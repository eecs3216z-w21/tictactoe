==> flow/design.v <==
module video_sync_generator(reset,
                            vga_clk,
                            blank_n,
                            HS,
                            VS,
									 col,
									 row
									 );
input reset;
input vga_clk;
output reg blank_n;
output reg HS;
output reg VS;
output [9:0] col;
output [8:0] row;
parameter hori_line  = 800;                           
parameter hori_back  = 144;
parameter hori_front = 16;
parameter vert_line  = 525;
parameter vert_back  = 34;
parameter vert_front = 11;
parameter H_sync_cycle = 96;
parameter V_sync_cycle = 2;
parameter H_BLANK = hori_front+H_sync_cycle ; 
reg [10:0] h_cnt;
reg [9:0]  v_cnt;
wire cHD,cVD,cDEN,hori_valid,vert_valid;
always@(negedge vga_clk,posedge reset)
begin
  if (reset)
  begin
     h_cnt<=11'd0;
     v_cnt<=10'd0;
  end
    else
    begin
      if (h_cnt==hori_line-1)
      begin 
         h_cnt<=11'd0;
         if (v_cnt==vert_line-1)
            v_cnt<=10'd0;
         else
            v_cnt<=v_cnt+1;
      end
      else
         h_cnt<=h_cnt+1;
    end
end
assign cHD = (h_cnt<H_sync_cycle)?1'b0:1'b1;
assign cVD = (v_cnt<V_sync_cycle)?1'b0:1'b1;
assign hori_valid = (h_cnt<(hori_line-hori_front)&& h_cnt>=hori_back)?1'b1:1'b0;
assign vert_valid = (v_cnt<(vert_line-vert_front)&& v_cnt>=vert_back)?1'b1:1'b0;
assign cDEN = hori_valid && vert_valid;
always@(negedge vga_clk)
begin
  HS<=cHD;
  VS<=cVD;
  blank_n<=cDEN;
end
assign col[9:0] = hori_valid ? (h_cnt - hori_back) : 10'b0;
assign row[8:0] = vert_valid ? (v_cnt - vert_back) : 9'b0;
endmodule
==> Tool chain data of video_sync_generator <==
What the tools print for video_sync_generator, step after step.
Line numbers count from 1 in the design file above.
Operators carry their Yosys type and port widths (W data, S select, Z words).
Library cell names are shortened.
{ "setup": {"top": "video_sync_generator", "clk_port": "vga_clk", "library": "sky130hd", "pvt_corner": "tt_025C_1v80"} }

==> Word-level counts <==
Source: Yosys, flattened and elaborated, memories not mapped. Widths are those after wreduce; folded enables and synchronous resets count as part of the registers. Registers that Yosys merges into a memory's read port (data or address) are not register bits. Print and check cells do not count. Equal cells are merged and count once.
{ "bits": {"wordCells": 28, "ff_bits": 24, "output_inout_bits": 22} }
{ "op_classes": {"n_reduce_logical": 3, "equal": 2, "n_cmp": 6, "mux": 8, "addsub": 4} }
{ "ops": {"columns": ["operator", "n"], "rows": [
  ["$mux W10", 2],
  ["$add A11 B1 Y11 const B", 1],
  ["$lt A11 B10 Y1 const B", 1],
  ["$eq A11 B10 Y1 const B", 1],
  ["$lt A11 B7 Y1 const B", 1],
  ["$ge A11 B8 Y1 const B", 1],
  ["$mux W11", 1],
  ["$add A10 B1 Y10 const B", 1],
  ["$lt A10 B10 Y1 const B", 1],
  ["$eq A10 B10 Y1 const B", 1],
  ["$lt A10 B2 Y1 const B", 1],
  ["$ge A10 B6 Y1 const B", 1],
  ["$sub A10 B8 Y10 const B", 1],
  ["$sub A9 B6 Y9 const B", 1],
  ["$mux W9", 1],
  ["$mux W1", 4],
  ["$logic_and A1 B1 Y1", 3]
]} }

==> Depth <==
Longest topological path by Yosys (ltp), each cell counted once; first at word level (registers and memories cut), then after technology mapping (sequential cells cut; the memories' decode and read muxes count).
{ "logic_depth": {"depth_word": 4, "abc_area": 0, "ltp_mapped": 7, "ltp_nobuf": 6} }

==> Synthesis result <==
Source: synth_stat.txt of the flow (Yosys; design flattened, memories mapped). It holds for the ABC_AREA given above (unset counts as 0); a run with the other value may have another netlist.
{ "synth_totals": {"stdcells": 185, "buf_cells": 9, "seq_area_um2": 585.6, "mapped_area_um2": 1572.8, "ff_cells": 24} }
{ "by_type": {"columns": ["type", "n"], "rows": [
  ["dfrtn_1", 21],
  ["ha_1", 9],
  ["nor2_1", 26],
  ["xnor2_1", 9],
  ["nand2_1", 19],
  ["dfxtp_1", 3],
  ["inv_1", 16],
  ["buf_6", 5],
  ["xor2_1", 6],
  ["nand3_1", 9],
  ["o21ai_0", 9],
  ["a21oi_1", 8],
  ["nor3_1", 6],
  ["o31ai_1", 3],
  ["mux2i_1", 2],
  ["nor4_1", 3],
  ["or2_2", 3],
  ["or3_1", 3]
]} }
Other cell types: 19; their cells: 25.

Data sheet: physical implementation of video_sync_generator

Settings and measured results of 2 stored flow runs for module video_sync_generator (sky130hd), not sorted in any way. The constraints put input and output delay at 20% of the set period each and load the outputs with 0.01 pF.
"power_total_w": no workload was simulated; the value follows from the tool's default switching activity.
[
  {
    "run": "run 1",
    "settings": { "period_ns": 6.47, "SETUP_SLACK_MARGIN": 1.65, "CAP_MARGIN": 20, "CORE_MARGIN": 2, "CORE_UTILIZATION": 40, "SLEW_MARGIN": 20 },
    "results": { "post_route_util_frac": 0.629, "hold_worst_slack_ns": 0.481, "synthesis_area_um2": 1572.8, "power_total_w": 0.0002532, "stdcell_area_um2": 2336.0, "setup_ws_ns": -0.180, "tns_ns": -1.571, "dieArea_um2": 4449.6 }
  },
  {
    "run": "run 2",
    "settings": { "period_ns": 7.78, "CORE_UTILIZATION": 38, "SETUP_SLACK_MARGIN": 1.47, "PLACE_DENSITY_LB_ADDON": 0.01, "CORE_MARGIN": 6, "CTS_CLUSTER_DIAMETER": 309, "SLEW_MARGIN": 15, "MAX_ROUTING_LAYER": "met4", "CAP_MARGIN": 20 },
    "results": { "dieArea_um2": 5827.0, "hold_worst_slack_ns": 0.466, "tns_ns": 0.000, "post_route_util_frac": 0.58, "power_total_w": 0.0002142, "stdcell_area_um2": 2204.6, "synthesis_area_um2": 1572.8, "setup_ws_ns": 0.333 }
  }
]
